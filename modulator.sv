==> flow/design.v <==
module modulator(
  input g_clk_tx,
  input reset, enable,
  input [7:0] data_in,
  output logic[7:0] data_out
);
logic [7:0] addr;
logic phase, to_send;
logic [3:0] bit_to_send;
logic [4:0] cont_bits;
always_ff @( posedge g_clk_tx or negedge reset )
begin  
	if(~reset)
	begin
		bit_to_send = 1'b0;
		phase = 1'b0;
		cont_bits = 5'b0;
		to_send = 1'b0;
	end  
	else if(enable) begin
		if(to_send == 1'b0 && bit_to_send < 8) begin     
			if(bit_to_send > 0) begin
				if(data_in[bit_to_send-1] == 1'b1 && data_in[bit_to_send] == 1'b0 || data_in[bit_to_send-1] == 1'b1 && data_in[bit_to_send] == 1'b1)
					phase = ~phase;
			end
			if( phase == 1'b0 ) begin 	 
				if( data_in[bit_to_send] == 1'b0 )
					addr = 8'b0;
				else if( data_in[bit_to_send] == 1'b1 )
					addr = 8'd32;
			end
			else if (phase == 1'b1) begin  
				if( data_in[bit_to_send] == 1'b0 )
					addr = 8'd64;
				else if( data_in[bit_to_send] == 1'b1 )
					addr = 8'd96;
			end
			to_send = 1'b1;
		end
		if(to_send == 1'b1 )begin
			case(addr)
				0 : data_out = 128;
				1 : data_out = 154;
				2 : data_out = 178;
				3 : data_out = 201;
				4 : data_out = 220;
				5 : data_out = 236;
				6 : data_out = 247;
				7 : data_out = 254;
				8 : data_out = 255;
				9 : data_out = 251;
				10 : data_out = 242;
				11 : data_out = 228;
				12 : data_out = 211;
				13 : data_out = 190;
				14 : data_out = 166;
				15 : data_out = 141;
				16 : data_out = 115;
				17 : data_out = 90;
				18 : data_out = 66;
				19 : data_out = 45;
				20 : data_out = 28;
				21 : data_out = 14;
				22 : data_out = 5;
				23 : data_out = 1;
				24 : data_out = 2;
				25 : data_out = 9;
				26 : data_out = 20;
				27 : data_out = 35;
				28 : data_out = 55;
				29 : data_out = 78;
				30 : data_out = 102;
				31 : data_out = 128;
				32 : data_out = 128;
				33 : data_out = 141;
				34 : data_out = 154;
				35 : data_out = 166;
				36 : data_out = 178;
				37 : data_out = 190;
				38 : data_out = 200;
				39 : data_out = 211;
				40 : data_out = 220;
				41 : data_out = 228;
				42 : data_out = 236;
				43 : data_out = 242;
				44 : data_out = 247;
				45 : data_out = 251;
				46 : data_out = 254;
				47 : data_out = 255;
				48 : data_out = 255;
				49 : data_out = 254;
				50 : data_out = 251;
				51 : data_out = 247;
				52 : data_out = 242;
				53 : data_out = 236;
				54 : data_out = 228;
				55 : data_out = 220;
				56 : data_out = 211;
				57 : data_out = 201;
				58 : data_out = 190;
				59 : data_out = 178;
				60 : data_out = 166;
				61 : data_out = 154;
				62 : data_out = 141;
				63 : data_out = 128;
				64 : data_out = 128;
				65 : data_out = 102;
				66 : data_out = 78;
				67 : data_out = 55;
				68 : data_out = 36;
				69 : data_out = 20;
				70 : data_out = 9;
				71 : data_out = 2;
				72 : data_out = 1;
				73 : data_out = 5;
				74 : data_out = 14;
				75 : data_out = 28;
				76 : data_out = 45;
				77 : data_out = 66;
				78 : data_out = 90;
				79 : data_out = 115;
				80 : data_out = 141;
				81 : data_out = 166;
				82 : data_out = 190;
				83 : data_out = 211;
				84 : data_out = 228;
				85 : data_out = 242;
				86 : data_out = 251;
				87 : data_out = 255;
				88 : data_out = 253;
				89 : data_out = 247;
				90 : data_out = 236;
				91 : data_out = 220;
				92 : data_out = 200;
				93 : data_out = 178;
				94 : data_out = 153;
				95 : data_out = 128;
				96 : data_out = 128;
				97 : data_out = 115;
				98 : data_out = 102;
				99 : data_out = 90;
				100 : data_out = 77;
				101 : data_out = 66;
				102 : data_out = 55;
				103 : data_out = 45;
				104 : data_out = 36;
				105 : data_out = 28;
				106 : data_out = 20;
				107 : data_out = 14;
				108 : data_out = 9;
				109 : data_out = 5;
				110 : data_out = 2;
				111 : data_out = 1;
				112 : data_out = 1;
				113 : data_out = 2;
				114 : data_out = 5;
				115 : data_out = 9;
				116 : data_out = 14;
				117 : data_out = 20;
				118 : data_out = 28;
				119 : data_out = 36;
				120 : data_out = 45;
				121 : data_out = 55;
				122 : data_out = 66;
				123 : data_out = 77;
				124 : data_out = 90;
				125 : data_out = 102;
				126 : data_out = 115;
				127 : data_out = 128;
			endcase
			if(cont_bits + 1'b1 <= 31) begin
				cont_bits += 5'b1;
				addr += 5'b1;
			end
			else if(bit_to_send < 4'd8)begin
				cont_bits = 5'b0;
				addr = 5'b0;
				to_send = 1'b0;
				bit_to_send += 1'b1;
			end
		end	
	end
end
endmodule
; Step by step through the tools: modulator
; The steps from the RTL of modulator to its reports follow in flow order.
; Lines are those of the file above, counted from 1.
; Library cell names are shortened.
; Not given: --
[setup]
top_module = modulator
clk_port = g_clk_tx
cell_library = sky130hd
corner = tt_025C_1v80

; Word-level counts
; Counts by Yosys on the flattened word-level netlist (proc, flatten, opt, wreduce; memories kept). Register bits leave out memories and registers merged into their read ports (data or address). Print and check cells are left out.
[op_classes]
n_addsub = 5
cmp = 4
equal = 127
shifts = 2
n_mux = 20
bitwise = 4
n_reduce_logical = 45
[op_table]
columns = operator, n
row1 = equality test 8 x 7 -> 1 bit (second input constant), 64
row2 = parallel mux 8 bit (select 36 bit), 1
row3 = equality test 8 x 6 -> 1 bit (second input constant), 32
row4 = equality test 8 x 5 -> 1 bit (second input constant), 16
row5 = OR reduction 4 bit, 25
row6 = equality test 8 x 4 -> 1 bit (second input constant), 8
row7 = two-way mux 8 bit, 5
row8 = nonzero test 36 bit, 1
row9 = equality test 8 x 3 -> 1 bit (second input constant), 4
row10 = equality test 8 x 2 -> 1 bit (second input constant), 2
row11 = two-way mux 6 bit, 2
row12 = two-way mux 5 bit, 2
row13 = OR reduction 3 bit, 3
row14 = two-way mux 1 bit, 9
row15 = OR reduction 2 bit, 4
row16 = < comparator 4 bit (second input constant), 2
row17 = AND reduction 4 bit, 2
row18 = adder 8 x 1 -> 8 bit (second input constant), 1
row19 = equality test 8 x 1 -> 1 bit (second input constant), 1
row20 = indexed select 8 x 4 -> 1 bit, 1
row21 = indexed select 8 x 5 -> 1 bit, 1
row22 = logical NOT 8 bit, 1
row23 = OR reduction 8 bit, 1
row24 = two-way mux 7 bit, 1
row25 = adder 5 x 1 -> 6 bit (second input constant), 1
row26 = less-or-equal comparator 6 x 5 -> 1 bit (second input constant), 1
row27 = subtractor 4 x 1 -> 5 bit (second input constant), 1
row28 = adder 5 x 1 -> 5 bit (second input constant), 1
; Not listed: further kinds 8, cells in them 14.
[word_totals]
register_bits = 27
in_bits = 11
output_inout_bits = 8
word_cells = 213

; Depth
; Depth = most cells in a row (Yosys ltp): at word level without a register or memory, in the mapped netlist without a sequential cell, where the memories' decode and read muxes count.
[logic_depth]
word_depth = 15
ABC_AREA = 1
mapped_depth = 23

; Synthesis result
; The flow's flattened synthesis, as Yosys stat reports it; memories are mapped. The netlist is that of the ABC_AREA named above (0 if unset); the other value can give another one.
[mapped]
cells = 586
area_um2 = 3473.3
ff_cells = 27
[types]
columns = cell, n, type_area_um2
row1 = nand2_1, 137, 514.243
row2 = edfxtp_1, 16, 480.461
row3 = nor2_1, 114, 427.91
row4 = nand3_1, 80, 400.384
row5 = nand4_1, 48, 300.288
row6 = dfrtp_1, 11, 275.264
row7 = inv_1, 62, 232.723
row8 = ha_1, 9, 112.608
row9 = buf_6, 9, 101.347
row10 = nor2_2, 16, 100.096
row11 = o21ai_0, 12, 60.058
row12 = xor2_1, 6, 52.55
row13 = a21oi_1, 10, 50.048
row14 = buf_2, 10, 50.048
row15 = nand3_2, 4, 40.038
row16 = nor3_1, 8, 40.038
row17 = nand2_2, 4, 25.024
row18 = nor2_8, 1, 20.019
; Other cell types: 18; their cells: 29.

; Worst setup path after synthesis
; Path of least setup slack by OpenSTA after synthesis, without wires, with an ideal clock, recovery checks aside; 20% of the period is set as input and as output delay. Where synthesis merged equal registers, the netlist keeps one of their names.
[synth_timing]
path_kind = input -> register
start = input port data_in[6]
end = register data_out[0]
period_ns = 5.28
input_delay_ns = 1.056
setup_ns = 0.375
arrival_ns = 2.826
required_time_ns = 4.905
path_slack_ns = 2.079
path_delay_ns = 2.145
stages = 18
n_path_buf = 0
period_less_setup_slack_ns = 3.201
; "path_delay_ns" = arrival - input delay + setup time.
; "stages": output pins that drive a net of the path, with the launching flip-flop's if there is one; two outputs of one cell count as two.
; "period_less_setup_slack_ns" is the clock period less the worst setup slack; recovery checks do not enter. This is arithmetic on one report: input and output delays are still those of the set period (20% each).
; Between the ends stands the longest chain of elaborated cells between them, by number of cells; it is not shown to be the way that was timed. Of several equally long chains one is given.
; A line is the first line of the expression or statement that the cell stems from. Yosys adds cells for indexed reads and writes and turns some case tables into memories.
; At most two assigning lines are given for a register; there are more.
; The path ends at the enable pin of a flip-flop; only ways to that pin are counted.
[synth_via]
path_cell_list = nand2_1 -> nand3_1 -> nand3_1 -> nand2_1 -> nand3_1 -> nand2_1 -> nand3_2 -> nand2_4 -> nand2_1 -> nor2_2 -> nand2_1 -> o21ai_1 -> inv_1 -> nand2_1 -> nor2_1 -> nand2_1 -> nor2_1 -> a21oi_1
elab_chain_cells = 15
cone_cells = 178
cone_classes = 127 x eq/ne; 2 x shift; 9 x mux; 1 x logic; 39 x reduce/logical
[synth_rtl]
columns = element, line_no
row1 = "start, declared", 4  ; input [7:0] data_in,
row2 = indexed select 8 x 4 -> 1 bit, 23  ; if(data_in[bit_to_send-1] == 1'b1 && data_in[bit_to_send] == 1'b0 || data_in[bit_to_send-1] == 1'b1 && data_in ...
row3 = NOT 1 bit, 23
row4 = logical AND 1 bit, 23
row5 = logical OR 1 bit, 23
row6 = two-way mux 1 bit, 23
row7 = two-way mux 1 bit, 22  ; if(bit_to_send > 0) begin
row8 = two-way mux 1 bit, 21  ; if(to_send == 1'b0 && bit_to_send < 8) begin
row9 = two-way mux 1 bit, 20  ; else if(enable) begin
row10 = two-way mux 7 bit, 26  ; if( phase == 1'b0 ) begin
row11 = two-way mux 8 bit, 21
row12 = two-way mux 8 bit, 20
row13 = equality test 8 x 6 -> 1 bit, 41  ; case(addr)
row14 = OR reduction 3 bit, --
row15 = nonzero test 36 bit, --
row16 = AND reduction 4 bit, --
row17 = "end, assigned", 42  ; 0 : data_out = 128;
row18 = "end, assigned", 43  ; 1 : data_out = 154;
row19 = "end, declared", 5  ; output logic[7:0] data_out

; Path in the finished layout
; Path of least setup slack in the final report of flow run A (OpenROAD, finished layout, wires in). Where an end is a register, its clock arrival counts in the times.
[layout_timing]
path_kind = input -> register
start = input port data_in[6]
end = register data_out[4]
period_ns = 7.02
input_delay_ns = 1.40
setup_ns = 0.36
arrival_ns = 4.63
required_time_ns = 6.94
path_slack_ns = 2.31
stages = 17
n_path_buf = 1
; Between the ends stands the longest chain of elaborated cells between them, by number of cells; it is not shown to be the way that was timed. Of several equally long chains one is given.
; At most two assigning lines are given for a register; there are more.
; The path ends at the enable pin of a flip-flop; only ways to that pin are counted.
[layout_via]
path_cell_list = clkdlybuf4s50_1 -> nand2_1 -> nand3_1 -> nand3_1 -> nand2_1 -> nand4_1 -> nand3_2 -> nand2_4 -> nor2_4 -> nand3_1 -> nand2_1 -> nor2_2 -> nand2_2 -> nor2_1 -> nand2_1 -> nor2_1 -> a21oi_1
elab_chain_cells = 15
cone_cells = 178
cone_classes = 127 x eq/ne; 2 x shift; 9 x mux; 1 x logic; 39 x reduce/logical
[layout_rtl]
columns = element, line_no
row1 = "start, declared", 4  ; input [7:0] data_in,
row2 = indexed select 8 x 4 -> 1 bit, 23  ; if(data_in[bit_to_send-1] == 1'b1 && data_in[bit_to_send] == 1'b0 || data_in[bit_to_send-1] == 1'b1 && data_in ...
row3 = NOT 1 bit, 23
row4 = logical AND 1 bit, 23
row5 = logical OR 1 bit, 23
row6 = two-way mux 1 bit, 23
row7 = two-way mux 1 bit, 22  ; if(bit_to_send > 0) begin
row8 = two-way mux 1 bit, 21  ; if(to_send == 1'b0 && bit_to_send < 8) begin
row9 = two-way mux 1 bit, 20  ; else if(enable) begin
row10 = two-way mux 7 bit, 26  ; if( phase == 1'b0 ) begin
row11 = two-way mux 8 bit, 21
row12 = two-way mux 8 bit, 20
row13 = equality test 8 x 6 -> 1 bit, 41  ; case(addr)
row14 = OR reduction 3 bit, --
row15 = nonzero test 36 bit, --
row16 = AND reduction 4 bit, --
row17 = "end, assigned", 42  ; 0 : data_out = 128;
row18 = "end, assigned", 43  ; 1 : data_out = 154;
row19 = "end, declared", 5  ; output logic[7:0] data_out

; Flow measurements of modulator on sky130hd: 2 stored runs with different settings, listed in no order. Input and output delays are each 20% of the period that was set; the output load is 0.01 pF.
; "final_power_mw" is the tool's figure for a default switching activity; nothing was simulated.

[flow run A: settings]
period_ns = 7.02
CORE_UTILIZATION = 46
PLACE_DENSITY = 0.89
CORE_ASPECT_RATIO = 1.32
CELL_PAD_IN_SITES_DETAIL_PLACEMENT = 0
ABC_AREA = 1
GPL_ROUTABILITY_DRIVEN = 0
CTS_CLUSTER_SIZE = 38
CTS_CLUSTER_DIAMETER = 361
SLEW_MARGIN = 20
MAX_ROUTING_LAYER = met4
CAP_MARGIN = 20
CORE_MARGIN = 2
[flow run A: results]
synth_chip_area_um2 = 3473.3
fin_util_pct = 50.0
final_die_area_um2 = 8268.4
final_setup_tns_ns = 0.000
final_power_mw = 0.4333
worst_hold_slack_ns = 0.528
setup_worst_slack_ns = 2.306

[flow run B: settings]
period_ns = 4.46
CORE_UTILIZATION = 18
SETUP_SLACK_MARGIN = 1.05
PLACE_DENSITY_LB_ADDON = 0.21
CELL_PAD_IN_SITES_GLOBAL_PLACEMENT = 1
TNS_END_PERCENT = 50
ABC_AREA = 0
GPL_TIMING_DRIVEN = 0
CTS_CLUSTER_DIAMETER = 176
CAP_MARGIN = 25
CORE_MARGIN = 2
SLEW_MARGIN = 20
[flow run B: results]
synth_chip_area_um2 = 3390.8
fin_util_pct = 25.4
final_die_area_um2 = 19951.6
final_setup_tns_ns = 0.000
final_power_mw = 1.669
worst_hold_slack_ns = 0.511
setup_worst_slack_ns = 0.978
